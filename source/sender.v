==> flow/design.v <==
module sender (
    input  wire       clk,
    input  wire       rst_n,     
    input  wire       txEn,
    input  wire       txStart,
    input  wire [7:0] in_data,
    output reg        tx,
    output reg        txBusy,
    output reg        txDone
);
  reg [9:0] shift_reg;
  reg [3:0] bit_cnt;
  parameter IDLE = 2'b00;
  parameter START = 2'b01;
  parameter DATA = 2'b10;
  parameter STOP = 2'b11;
  reg [1:0] state;
  wire baud_tick;
  baudrate_generator baud_gen (
      .clk(clk),
      .rst_n(rst_n),
      .clk_freq(32'd50000000),   
      .baud_tick(baud_tick)
  );
  always @(posedge clk) begin
    if (!rst_n || !txEn) begin
      state     <= IDLE;
      tx        <= 1'b1;
      txBusy    <= 1'b0;
      txDone    <= 1'b0;
      shift_reg <= 10'b0;
      bit_cnt   <= 0;
    end else begin   
      case (state)
        IDLE: begin
          txBusy <= 1'b0;
          txDone <= 1'b0;
          tx     <= 1'b1;
          if (txStart) begin
            shift_reg <= {1'b0, in_data, 1'b1};   
            bit_cnt   <= 0;
            txBusy    <= 1'b1;
            state     <= START;
          end
        end
        START: begin
          if (baud_tick) begin
            tx        <= shift_reg[9];
            shift_reg <= {shift_reg[8:0], 1'b0};
            state     <= DATA;
          end
        end
        DATA: begin
          if (baud_tick) begin
            tx        <= shift_reg[9];
            shift_reg <= {shift_reg[8:0], 1'b0};
            bit_cnt   <= bit_cnt + 1;
            if (bit_cnt == 7) state <= STOP;
          end
        end
        STOP: begin
          if (baud_tick) begin
            tx     <= 1'b1;
            txBusy <= 1'b0;
            txDone <= 1'b1;
            state  <= IDLE;
          end
        end
      endcase
    end
  end
endmodule
module baudrate_generator (
    input  wire        clk,        
    input  wire        rst_n,      
    input  wire [31:0] clk_freq,   
    output reg         baud_tick   
);
  parameter TARGET_BAUD = 115200;   
  reg [31:0] baud_div;   
  reg [31:0] counter;   
  always @(posedge clk or negedge rst_n) begin
    if (!rst_n) begin
      baud_div  <= 0;
      counter   <= 0;
      baud_tick <= 0;
    end else begin
      baud_div <= clk_freq / TARGET_BAUD;   
      if (counter == baud_div - 1) begin
        counter   <= 0;
        baud_tick <= 1'b1;   
      end else begin
        counter   <= counter + 1;
        baud_tick <= 1'b0;
      end
    end
  end
endmodule
[Reports on sender]
The steps from the RTL of sender to its reports follow in flow order.
Lines are those of the file above, counted from 1.
The mark - stands for no value.
Set-up
  top: sender
  clock input: clk
  standard-cell library: sky130hd
  corner: tt_025C_1v80

[After elaboration]
Yosys after proc, flatten, opt, wreduce and memory -nomap, before mapping. Memory bits, and registers merged into a memory's read port (data or address), are not among the register bits. Print and check cells are not counted. Equal cells are merged and count once.
Operators by class
  reduce/logical cells: 14
  equality and inequality tests: 11
  add/sub/neg operators: 3
  muxes and demuxes: 21
Operators with widths (count)
  adder 32 x 1 -> 32 bit (second input constant): 1
  equality test 32 bit: 1
  2-to-1 mux 32 bit: 1
  parallel mux 10 bit (select 2 bit): 1
  2-to-1 mux 10 bit: 2
  subtractor 9 x 1 -> 10 bit (second input constant): 1
  2-to-1 mux 2 bit: 5
  AND reduction 3 bit: 3
  inequality test 2 x 1 -> 1 bit (second input constant): 4
  parallel mux 4 bit (select 2 bit): 1
  parallel mux 2 bit (select 4 bit): 1
  2-to-1 mux 4 bit: 2
  AND reduction 6 bit: 1
  2-to-1 mux 1 bit: 5
  equality test 2 bit (second input constant): 2
  inequality test 2 bit (second input constant): 2
  nonzero test 2 bit: 2
  adder 4 x 1 -> 4 bit (second input constant): 1
  equality test 4 x 3 -> 1 bit (second input constant): 1
  nonzero test 4 bit: 1
  parallel mux 1 bit (select 2 bit): 2
  nonzero test 3 bit: 1
  parallel mux 1 bit (select 3 bit): 1
  logical NOT 1 bit: 2
  equality test 2 x 1 -> 1 bit (second input constant): 1
  logical NOT 2 bit: 1
  AND reduction 2 bit: 1
  OR reduction 2 bit: 1
  logical OR 1 bit: 1
Bit counts
  output and inout port bits: 3
  flip-flop bits (word level): 53
  input port bits: 12
  cells after elaboration: 58

[Logic depth]
Depth = most cells in a row (Yosys ltp): at word level without a register or memory, in the mapped netlist without a sequential cell, where the memories' decode and read muxes count.
Logic depth
  depth in word-level cells: 4
  ABC_AREA: 0
  mapped depth: 8

[After synthesis]
Source: synth_stat.txt of the flow (Yosys; design flattened, memories mapped). It holds for the ABC_AREA given above (unset counts as 0); a run with the other value may have another netlist.
Synthesis totals
  flip-flop cells: 55
  area of sequential cells: 1271.2 sq um
  synthesis area: 2635.0 sq um
  standard cells after synthesis: 284
Cells by type
  sky130_fd_sc_hd__dfrtp_1: count 34, area in all 850.816 sq um
  sky130_fd_sc_hd__dfxtp_1: count 21, area in all 420.403 sq um
  sky130_fd_sc_hd__nor2_1: count 46, area in all 172.666 sq um
  sky130_fd_sc_hd__xnor2_1: count 18, area in all 157.651 sq um
  sky130_fd_sc_hd__xor2_1: count 14, area in all 122.618 sq um
  sky130_fd_sc_hd__nand2_1: count 27, area in all 101.347 sq um
  sky130_fd_sc_hd__nand3_1: count 16, area in all 80.077 sq um
  sky130_fd_sc_hd__a311oi_1: count 8, area in all 70.067 sq um
  sky130_fd_sc_hd__nand4_1: count 11, area in all 68.816 sq um
  sky130_fd_sc_hd__o21ai_0: count 13, area in all 65.062 sq um
  sky130_fd_sc_hd__and4_1: count 5, area in all 43.792 sq um
  sky130_fd_sc_hd__nor4_4: count 2, area in all 42.541 sq um
  sky130_fd_sc_hd__a21oi_1: count 7, area in all 35.034 sq um
  sky130_fd_sc_hd__and3_1: count 5, area in all 31.28 sq um
  sky130_fd_sc_hd__inv_1: count 7, area in all 26.275 sq um
  sky130_fd_sc_hd__ha_1: count 2, area in all 25.024 sq um
  sky130_fd_sc_hd__nand2b_1: count 4, area in all 25.024 sq um
  sky130_fd_sc_hd__nor4_1: count 4, area in all 25.024 sq um
Not listed: further types 23, cells in them 40.
By module: a second synthesis without flattening, with its own total; a netlist apart from the flattened one above.
Unflattened totals
  cell total of the unflattened synthesis: 996
  area total of the unflattened synthesis: 7915.1 sq um
Rows give one instance, submodules left out.
By module
  baudrate_generator: seq. area 1226.2 sq um, area 6831.6 sq um, cells 874, instances 1
  sender: seq. area 420.4 sq um, area 1083.5 sq um, cells 122, instances 1

[Worst setup path after synthesis]
Source: OpenSTA report_checks on the synthesized netlist (no wires, ideal clock, input and output delay 20% of the period each), path of least setup slack; recovery checks are left aside. Register names are those of the netlist, which keeps one name where synthesis merged equal registers.
Timing after synthesis
  kind: reg-to-reg
  from: reg baud_gen.counter[0]
  to: reg baud_gen.counter[26]
  arrival: 1.710 ns
  required time: 2.867 ns
  slack: 1.157 ns
  period: 2.94 ns
  delay of the path: 1.783 ns
  stages: 7
  period reached after synthesis: 1.783 ns
"delay of the path" = arrival - input delay + setup time.
"stages": output pins that drive a net of the path, with the launching flip-flop's if there is one; two outputs of one cell count as two.
"period reached after synthesis" is the clock period less the worst setup slack; recovery checks do not enter. This is arithmetic on one report: input and output delays are still those of the set period (20% each).
The rows between start and end are the longest chain of elaborated cells between them; the timing report does not say that the signal goes this way. Where chains are equally long, one stands for them.
A line is the first line of the expression or statement that the cell stems from. Yosys adds cells for indexed reads and writes and turns some case tables into memories.
A register here has more assigning lines than the two given.
On the way, after synthesis
  cell sequence: sky130_fd_sc_hd__dfrtp_1 > sky130_fd_sc_hd__ha_1 > sky130_fd_sc_hd__nand2_1 > sky130_fd_sc_hd__nor4_4 > sky130_fd_sc_hd__nand2_4 > sky130_fd_sc_hd__or3_1 > sky130_fd_sc_hd__a21oi_2
  length of the longest elaborated chain: 2
  elaborated cells on any way between the ends: 3
  those cells by class: add/sub (1); eq/ne (1); mux (1)
RTL lines, path after synthesis
  from (decl): line 81  | reg [31:0] counter;
  from (assign): line 85  | counter   <= 0;
  from (assign): line 93  | counter   <= counter + 1;
  adder 32 x 1 -> 32 bit: line 93
  2-to-1 mux 32 bit: line 89  | if (counter == baud_div - 1) begin
  to (assign): line 90  | counter   <= 0;
  to (assign): line 93
  to (decl): line 81

[Worst path after layout]
From the final timing report of run 2: the path of least setup slack in the routed layout; clock arrival at registers is part of the times.
Timing post-layout
  kind: reg-to-reg
  from: reg baud_gen.counter[17]
  to: reg baud_gen.counter[20]
  required time: 1.39 ns
  arrival: 1.92 ns
  stages: 8
  period: 1.18 ns
  slack: -0.53 ns
The rows between start and end are the longest chain of elaborated cells between them; the timing report does not say that the signal goes this way. Where chains are equally long, one stands for them.
A register here has more assigning lines than the two given.
On the way, post-layout
  cell sequence: sky130_fd_sc_hd__dfrtp_1 > sky130_fd_sc_hd__buf_4 > sky130_fd_sc_hd__nor4b_2 > sky130_fd_sc_hd__nand2_1 > sky130_fd_sc_hd__nor3_2 > sky130_fd_sc_hd__o2111a_2 > sky130_fd_sc_hd__buf_6 > sky130_fd_sc_hd__nor2_1
  length of the longest elaborated chain: 2
  elaborated cells on any way between the ends: 3
  those cells by class: add/sub (1); eq/ne (1); mux (1)
RTL lines, path post-layout
  from (decl): line 81  | reg [31:0] counter;
  from (assign): line 85  | counter   <= 0;
  from (assign): line 93  | counter   <= counter + 1;
  adder 32 x 1 -> 32 bit: line 93
  2-to-1 mux 32 bit: line 89  | if (counter == baud_div - 1) begin
  to (assign): line 90  | counter   <= 0;
  to (assign): line 93
  to (decl): line 81

## Implementation results

Design sender on sky130hd. What follows are 2 stored runs of the flow, each under its own settings; their order means nothing. The constraints put input and output delay at 20% of the set period each and load the outputs with 0.01 pF.
"achieved clock period (ns)": clock period set for the run, less the worst setup slack. It is reckoned from that one timing run; input and output delays stay at 20% of the period that was set.
"worst setup path time (ns)": the worst setup path's part of the clock period (all of it between registers, 20% less for each end at a port) less its slack. A launch clock that arrives late makes it longer, a capture clock that arrives late makes it shorter.
"finish__power__total" is the tool's figure for a default switching activity; nothing was simulated.

settings of run 1
{
  "period_ns": 1.32,
  "CORE_UTILIZATION": 46,
  "SETUP_SLACK_MARGIN": 0.01,
  "PLACE_DENSITY_LB_ADDON": 0.01,
  "CORE_MARGIN": 5,
  "CELL_PAD_IN_SITES_GLOBAL_PLACEMENT": 3,
  "CELL_PAD_IN_SITES_DETAIL_PLACEMENT": 0,
  "TNS_END_PERCENT": 65,
  "GPL_TIMING_DRIVEN": 1,
  "CTS_CLUSTER_DIAMETER": 27,
  "MIN_ROUTING_LAYER": "met1",
  "CAP_MARGIN": 20,
  "SLEW_MARGIN": 20
}
report of run 1: did not finish, place, FLW-0024

settings of run 2
{
  "period_ns": 1.18,
  "CORE_UTILIZATION": 41,
  "SETUP_SLACK_MARGIN": 0.35,
  "PLACE_DENSITY_LB_ADDON": 0.17,
  "CORE_ASPECT_RATIO": 1.14,
  "CELL_PAD_IN_SITES_DETAIL_PLACEMENT": 0,
  "GPL_TIMING_DRIVEN": 1,
  "GPL_ROUTABILITY_DRIVEN": 1,
  "CTS_CLUSTER_SIZE": 39,
  "CTS_CLUSTER_DIAMETER": 325,
  "MAX_ROUTING_LAYER": "met4",
  "CAP_MARGIN": 20,
  "CORE_MARGIN": 2,
  "SLEW_MARGIN": 20
}
report of run 2
yosys chip area after synthesis (um^2): 2635.0
finish__design__die__area: 7085.6
finish__design__instance__area__stdcell: 4556.9
finish__design__instance__utilization: 0.7252
finish__timing__setup__ws: -0.531
finish__timing__setup__tns: -15.433
finish__timing__hold__ws: 0.007
finish__power__total: 3.666e-03
achieved clock period (ns): 1.711
worst setup path time (ns): 1.71
worst setup path kind: reg-to-reg
