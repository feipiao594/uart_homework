==> flow/design.v <==
module fifo_buffer #(
    parameter DEPTH = 16,   
    parameter WIDTH = 8     
) (
    input  wire             clk,        
    input  wire             rst,        
    input  wire             wr_en,      
    input  wire             rd_en,      
    input  wire [WIDTH-1:0] data_in,    
    output reg  [WIDTH-1:0] data_out,   
    output wire             full,       
    output wire             empty       
);
  localparam MAX_VALUE = DEPTH - 1;
  wire [$clog2(DEPTH)-1:0] FULL_NUMBER = MAX_VALUE[$clog2(DEPTH)-1:0];
  reg [WIDTH-1:0] memory[0:DEPTH-1];
  reg [$clog2(DEPTH)-1:0] write_pointer = 0, read_pointer = 0;
  reg [$clog2(DEPTH)-1:0] count = 0;   
  assign full  = (count == FULL_NUMBER);   
  assign empty = (count == 0);   
  integer i;
  always @(posedge clk) begin
    if (rst) begin
      write_pointer <= 0;
      read_pointer <= 0;
      data_out <= 0;
      count <= 0;
      for (i = 0; i < DEPTH; i = i + 1) begin
        memory[i] <= {WIDTH{1'b0}};   
      end
    end else begin
      if (empty == 1'b0) data_out <= memory[read_pointer];   
      if (wr_en == 1'b1 && full == 1'b0) begin
        memory[write_pointer] <= data_in;   
        write_pointer <= write_pointer + 1;   
        count <= count + 1;
        if (empty == 1'b1) begin
          data_out <= data_in;
        end
      end
      if (rd_en == 1'b1 && empty == 1'b0) begin
        read_pointer <= read_pointer + 1;   
        if (empty == 1'b1) data_out <= memory[read_pointer+1];   
        count <= count - 1;
      end
      if (wr_en == 1'b1 && rd_en == 1'b1 && ~(full == 1'b1 || empty == 1'b1)) begin
        count <= count;
      end
    end
  end
endmodule
module flexiable_buffer #(
    parameter IN_WIDTH   = 8,    
    parameter OUT_WIDTH  = 16,   
    parameter FIFO_DEPTH = 16    
) (
    input  wire                 clk,
    input  wire                 rst,        
    input  wire                 wr_en,      
    input  wire                 rd_en,      
    input  wire [ IN_WIDTH-1:0] data_in,    
    output wire [OUT_WIDTH-1:0] data_out,   
    output wire                 full,       
    output wire                 empty       
);
  generate
    if (IN_WIDTH > OUT_WIDTH) begin : P2S_MODE
      wire [OUT_WIDTH-1:0] p2s_serial_out;
      wire [IN_WIDTH-1:0] p2s_parallel_in;
      wire p2s_valid;
      wire p2s_busy;
      wire fifo_empty;
      wire max_reached;
      wire load_signal;
      assign load_signal = !max_reached && !p2s_busy && !fifo_empty;
      trans_counter #(
          .WIDTH(IN_WIDTH),
          .MAX_VALUE(FIFO_DEPTH - 1)
      ) p2s_trans_counter (
          .clk(clk),
          .rst(rst),
          .inc(load_signal),
          .dec(rd_en),
          .max_reached(max_reached)
      );
      fifo_buffer #(
          .DEPTH(FIFO_DEPTH),
          .WIDTH(IN_WIDTH)
      ) HighFIFO (
          .clk(clk),
          .rst(rst),
          .wr_en(wr_en),
          .rd_en(load_signal),
          .data_in(data_in),
          .data_out(p2s_parallel_in),
          .full(full),
          .empty(fifo_empty)
      );
      parallel_to_serial #(
          .P_WIDTH(IN_WIDTH),
          .S_WIDTH(OUT_WIDTH)
      ) P2S (
          .clk(clk),
          .rst(rst),
          .load(rd_en),
          .parallel_in(p2s_parallel_in),
          .serial_out(p2s_serial_out),
          .valid(p2s_valid),
          .busy(p2s_busy)
      );
      fifo_buffer #(
          .DEPTH(FIFO_DEPTH * IN_WIDTH / OUT_WIDTH),
          .WIDTH(OUT_WIDTH)
      ) LowFIFO (
          .clk(clk),
          .rst(rst),
          .wr_en(p2s_valid),
          .rd_en(rd_en),
          .data_in(p2s_serial_out),
          .data_out(data_out),
          .full(),
          .empty(empty)
      );
    end   
    else if (IN_WIDTH < OUT_WIDTH) begin : S2P_MODE
      wire [OUT_WIDTH-1:0] s2p_parallel_out;
      wire [IN_WIDTH-1:0] s2p_serial_in;
      wire s2p_valid;
      wire fifo_empty;
      wire max_reached;
      wire load_signal;
      assign load_signal = !max_reached && !fifo_empty;
      trans_counter #(
          .WIDTH(IN_WIDTH),
          .MAX_VALUE(FIFO_DEPTH * IN_WIDTH / OUT_WIDTH - 1)
      ) p2s_trans_counter (
          .clk(clk),
          .rst(rst),
          .inc(load_signal),
          .dec(rd_en),
          .max_reached(max_reached)
      );
      fifo_buffer #(
          .DEPTH(FIFO_DEPTH * OUT_WIDTH / IN_WIDTH),
          .WIDTH(IN_WIDTH)
      ) LowFIFO (
          .clk(clk),
          .rst(rst),
          .wr_en(wr_en),
          .rd_en(load_signal),
          .data_in(data_in),
          .data_out(s2p_serial_in),
          .full(full),
          .empty(fifo_empty)
      );
      serial_to_parallel #(
          .S_WIDTH(IN_WIDTH),
          .P_WIDTH(OUT_WIDTH)
      ) S2P (
          .clk(clk),
          .rst(rst),
          .load(load_signal),
          .serial_in(s2p_serial_in),
          .parallel_out(s2p_parallel_out),
          .valid(s2p_valid)
      );
      fifo_buffer #(
          .DEPTH(FIFO_DEPTH),
          .WIDTH(OUT_WIDTH)
      ) HighFIFO (
          .clk(clk),
          .rst(rst),
          .wr_en(s2p_valid),
          .rd_en(rd_en),
          .data_in(s2p_parallel_out),
          .data_out(data_out),
          .full(),
          .empty(empty)
      );
    end   
    else begin : DIRECT_MODE
      fifo_buffer #(
          .DEPTH(FIFO_DEPTH),
          .WIDTH(IN_WIDTH)
      ) DirectFIFO (
          .clk(clk),
          .rst(rst),
          .wr_en(wr_en),
          .rd_en(rd_en),
          .data_in(data_in),
          .data_out(data_out),
          .full(full),
          .empty(empty)
      );
    end
  endgenerate
endmodule
module serial_to_parallel #(
    parameter S_WIDTH = 8,   
    parameter P_WIDTH = 64   
) (
    input  wire               clk,            
    input  wire               rst,            
    input  wire               load,           
    input  wire [S_WIDTH-1:0] serial_in,      
    output reg  [P_WIDTH-1:0] parallel_out,   
    output reg                valid           
);
  localparam COUNT_MAX = P_WIDTH / S_WIDTH;   
  reg [  P_WIDTH-S_WIDTH-1:0] shift_reg;   
  reg [$clog2(COUNT_MAX)-1:0] counter;   
  always @(posedge clk) begin
    if (rst) begin
      shift_reg <= 0;
      counter <= 0;
      parallel_out <= 0;
      valid <= 0;
    end else if (load && counter != COUNT_MAX) begin
      shift_reg <= {shift_reg[P_WIDTH-2*S_WIDTH-1:0], serial_in};
      counter   <= counter + 1;
    end else if (counter == COUNT_MAX) begin
      parallel_out <= {shift_reg, serial_in};
      shift_reg <= 0;
      valid <= 1;   
      counter <= 0;   
    end
    if (valid == 1) begin
      valid <= 0;   
      parallel_out <= 0;
    end
  end
endmodule
module trans_counter #(
    parameter WIDTH     = 8,    
    parameter MAX_VALUE = 255   
) (
    input  wire clk,          
    input  wire rst,          
    input  wire inc,          
    input  wire dec,          
    output reg  max_reached   
);
  reg [WIDTH-1:0] count;   
  wire [WIDTH-1:0] MAX_VALUE_W = MAX_VALUE;
  always @(posedge clk) begin
    if (rst) begin
      count <= 0;
      max_reached <= 0;
    end else begin
      if (inc && count < MAX_VALUE_W) begin
        count <= count + 1;
      end   
      else if (dec && count > 0) begin
        count <= count - 1;
      end
      if (count == MAX_VALUE_W) begin
        max_reached <= 1;
      end else begin
        max_reached <= 0;
      end
    end
  end
endmodule
== Step by step through the tools: flexiable_buffer ==
The steps from the RTL of flexiable_buffer to its reports follow in flow order.
Lines are those of the file above, counted from 1.
Operators carry their Yosys type and port widths (W data, S select, Z words).
Library cell names are shortened.
A cell with - has no value.
Design
  design top: flexiable_buffer
  clock port: clk
  cell library: sky130hd
  library corner: tt_025C_1v80

== Word level ==
Counts by Yosys on the flattened word-level netlist (proc, flatten, opt, wreduce; memories kept). Register bits leave out memories and registers merged into their read ports (data or address). Print and check cells are left out. Cells with the same type and inputs are merged into one.
Word-level totals
  register bits after elaboration: 34
  elaborated cells: 44
Cells by class
  order comparisons: 2
  equal/unequal tests: 2
  bitwise operators: 5
  reductions and logical operators: 16
  multiplexer cells: 9
  add/sub/neg operators: 5
Operator list (number)
  $mux W16: 3
  $mux W8: 2
  $mux W5: 2
  $logic_and A1 B1 Y1: 8
  $add A8 B1 Y8 const B: 1
  $sub A8 B1 Y8 const B: 1
  $gt A8 B1 Y1 const B: 1
  $lt A8 B3 Y1 const B: 1
  $eq A8 B3 Y1 const B: 1
  $not A1 Y1: 5
  $add A5 B1 Y5 const B: 1
  $sub A5 B1 Y5 const B: 1
  $eq A5 B5 Y1 const B: 1
  $logic_not A5 Y1: 1
  $reduce_bool A2 Y1: 2
  $sub A4 B1 Y4 const B: 1
  $logic_not A4 Y1: 1
  $mux W4: 1
  $logic_not A1 Y1: 2
  $reduce_and A2 Y1: 1
  $logic_or A1 B1 Y1: 1
  $mux W1: 1

== Depth ==
Depth = most cells in a row (Yosys ltp): at word level without a register or memory, in the mapped netlist without a sequential cell, where the memories' decode and read muxes count.
Depth
  depth in word-level cells: 7
  ABC_AREA: 0
  gate-level depth with buffers: 9
  depth with buffers taken out: 9

== After synthesis ==
The flow's flattened synthesis, as Yosys stat reports it; memories are mapped. The netlist is that of the ABC_AREA named above (0 if unset); the other value can give another one.
Mapped netlist
  synthesis area: 0.0013225 mm^2
  sequential part of the area: 0.0003603 mm^2
  mapped cells: 152
  buffers: 19
  flip-flops: 18
Cell types
  dfxtp_1: number 18, total area 360.346 um^2
  ha_1: number 10, total area 125.12 um^2
  buf_4: number 16, total area 120.115 um^2
  mux2i_1: number 8, total area 80.077 um^2
  xor2_1: number 8, total area 70.067 um^2
  nor2_1: number 18, total area 67.565 um^2
  a21oi_1: number 12, total area 60.058 um^2
  fa_1: number 2, total area 40.038 um^2
  xnor2_1: number 4, total area 35.034 um^2
  nand2_1: number 9, total area 33.782 um^2
  a211oi_1: number 3, total area 22.522 um^2
  a21o_1: number 3, total area 22.522 um^2
  nor3_1: number 4, total area 20.019 um^2
  o21ai_0: number 4, total area 20.019 um^2
  nor3b_4: number 1, total area 18.768 um^2
  a21oi_4: number 1, total area 16.266 um^2
  nand3_1: number 3, total area 15.014 um^2
  o31ai_1: number 2, total area 15.014 um^2
Not listed: further types 20, cells in them 26.
The figures by module come from a second, unflattened synthesis with its own total; it is not the netlist above.
Unflattened totals
  cells (unflattened synthesis): 1870
  area total of the unflattened synthesis: 0.0268482 mm^2
Rows give one instance, submodules left out.
By module
  fifo_buffer: cells 870, sequential area 0.0082479 mm^2, instances 1, area 0.0131689 mm^2
  fifo_buffer: cells 911, sequential area 0.0081478 mm^2, instances 1, area 0.0129174 mm^2
  trans_counter: cells 70, sequential area 0.0001802 mm^2, instances 1, area 0.0006269 mm^2
  serial_to_parallel: cells 18, sequential area 0 mm^2, instances 1, area 0.0001314 mm^2
  flexiable_buffer: cells 1, sequential area 0 mm^2, instances 1, area 0.0000038 mm^2

== Worst setup path after synthesis ==
Source: OpenSTA report_checks on the synthesized netlist (no wires, ideal clock, input and output delay 20% of the period each), path of least setup slack; recovery checks are left aside. Register names are those of the netlist, which keeps one name where synthesis merged equal registers.
Timing path after synthesis
  path type: reg2reg
  start: register genblk1.S2P_MODE.p2s_trans_counter.count[5]
  end: register genblk1.S2P_MODE.p2s_trans_counter.count[7]
  setup slack: 0.136 ns
  data arrival time: 2.622 ns
  library setup time: 0.062 ns
  buffers on the path: 0
  launch time at the first pin: 0.000 ns
  clock period: 2.82 ns
  stages on the path: 10
  path delay: 2.684 ns
  synthesis period reached: 2.684 ns
"path delay" is the arrival time less input delay plus setup time.
"stages on the path": output pins that drive a net of the path, with the launching flip-flop's if there is one; two outputs of one cell count as two.
"synthesis period reached" is the clock period less the worst setup slack; recovery checks do not enter. This is arithmetic on one report: input and output delays are still those of the set period (20% each).
Between the ends stands the longest chain of elaborated cells between them, by number of cells; it is not shown to be the way that was timed. Of several equally long chains one is given.
A line is the first line of the expression or statement that the cell stems from. Yosys adds cells for indexed reads and writes and turns some case tables into memories.
At most two assigning lines are given for a register; there are more.
On the way, after synthesis
  cell sequence: dfxtp_1 or4_4 nor3b_4 nand2_2 ha_1 a21oi_1 a211oi_1 nor2_1 or4_1 nand3_1
  cells in the longest elaborated chain: 4
  elaborated cells on any way between the ends: 9
  source lines of those cells: 4
  classes of those cells: add/sub: 2; compare: 2; mux: 2; reduce/logical: 3
Ends and longest elaborated chain, after synthesis
  start, declared: line 243  | reg [WIDTH-1:0] count;
  start, assigned: line 251  | count <= count + 1;
  start, assigned: line 254  | count <= count - 1;
  $gt A8 B1 Y1: line 253  | else if (dec && count > 0) begin
  $logic_and A1 B1 Y1: line 253
  $mux W8: line 253
  $mux W8: line 250  | if (inc && count < MAX_VALUE_W) begin
  end, assigned: line 251
  end, assigned: line 254
  end, declared: line 243

== Worst path after layout ==
From the final timing report of record 1: the path of least setup slack in the routed layout; clock arrival at registers is part of the times.
Timing path post-layout
  path type: reg2reg
  start: register genblk1.S2P_MODE.p2s_trans_counter.count[5]
  end: register genblk1.S2P_MODE.p2s_trans_counter.count[7]
  data arrival time: 2.85 ns
  setup slack: -0.72 ns
  buffers on the path: 0
  library setup time: 0.06 ns
  clock period: 1.93 ns
  launch time at the first pin: 0.26 ns
  stages on the path: 10
Between the ends stands the longest chain of elaborated cells between them, by number of cells; it is not shown to be the way that was timed. Of several equally long chains one is given.
At most two assigning lines are given for a register; there are more.
On the way, post-layout
  cell sequence: dfxtp_1 or4_4 nor3b_4 nand2_4 ha_4 nand3_2 a211oi_2 nor2_1 or4_1 nand3_1
  cells in the longest elaborated chain: 4
  elaborated cells on any way between the ends: 9
  source lines of those cells: 4
  classes of those cells: add/sub: 2; compare: 2; mux: 2; reduce/logical: 3
Ends and longest elaborated chain, post-layout
  start, declared: line 243  | reg [WIDTH-1:0] count;
  start, assigned: line 251  | count <= count + 1;
  start, assigned: line 254  | count <= count - 1;
  $gt A8 B1 Y1: line 253  | else if (dec && count > 0) begin
  $logic_and A1 B1 Y1: line 253
  $mux W8: line 253
  $mux W8: line 250  | if (inc && count < MAX_VALUE_W) begin
  end, assigned: line 251
  end, assigned: line 254
  end, declared: line 243

# Flow runs of flexiable_buffer

Stored flow runs of flexiable_buffer (2 of them; Yosys, OpenROAD, sky130hd). They differ in their settings and are not a sequence. Constraints: input delay and output delay 20% of the set period each, output load 0.01 pF.
"worst setup path time" is the time allowed to the run's worst setup path (the clock period less input and output delay, where it has them) less its slack. Clock arrival times count: a late capture clock shortens it, a late launch clock lengthens it.
[record 1] settings: period_ns=1.93, CORE_UTILIZATION=29, PLACE_DENSITY=0.35, HOLD_SLACK_MARGIN=-0.06, CORE_ASPECT_RATIO=1.63, TNS_END_PERCENT=15, CAP_MARGIN=20, CORE_MARGIN=2, SLEW_MARGIN=20
[record 1] result: chip area after synthesis (Yosys) 0.0013225 mm^2, die area 0.0051328 mm^2, standard-cell area of the final layout 0.0018318 mm^2, worst setup slack after layout -0.725 ns, total negative slack -3.677 ns, worst setup path time 2.65 ns, worst setup path kind reg2reg
[record 2] settings: period_ns=2.66, CAP_MARGIN=20, CORE_MARGIN=2, CORE_UTILIZATION=40, SLEW_MARGIN=20
[record 2] result: chip area after synthesis (Yosys) 0.0013225 mm^2, die area 0.0037822 mm^2, standard-cell area of the final layout 0.0016341 mm^2, worst setup slack after layout 0.016 ns, total negative slack 0.000 ns, worst setup path time 2.64 ns, worst setup path kind reg2reg
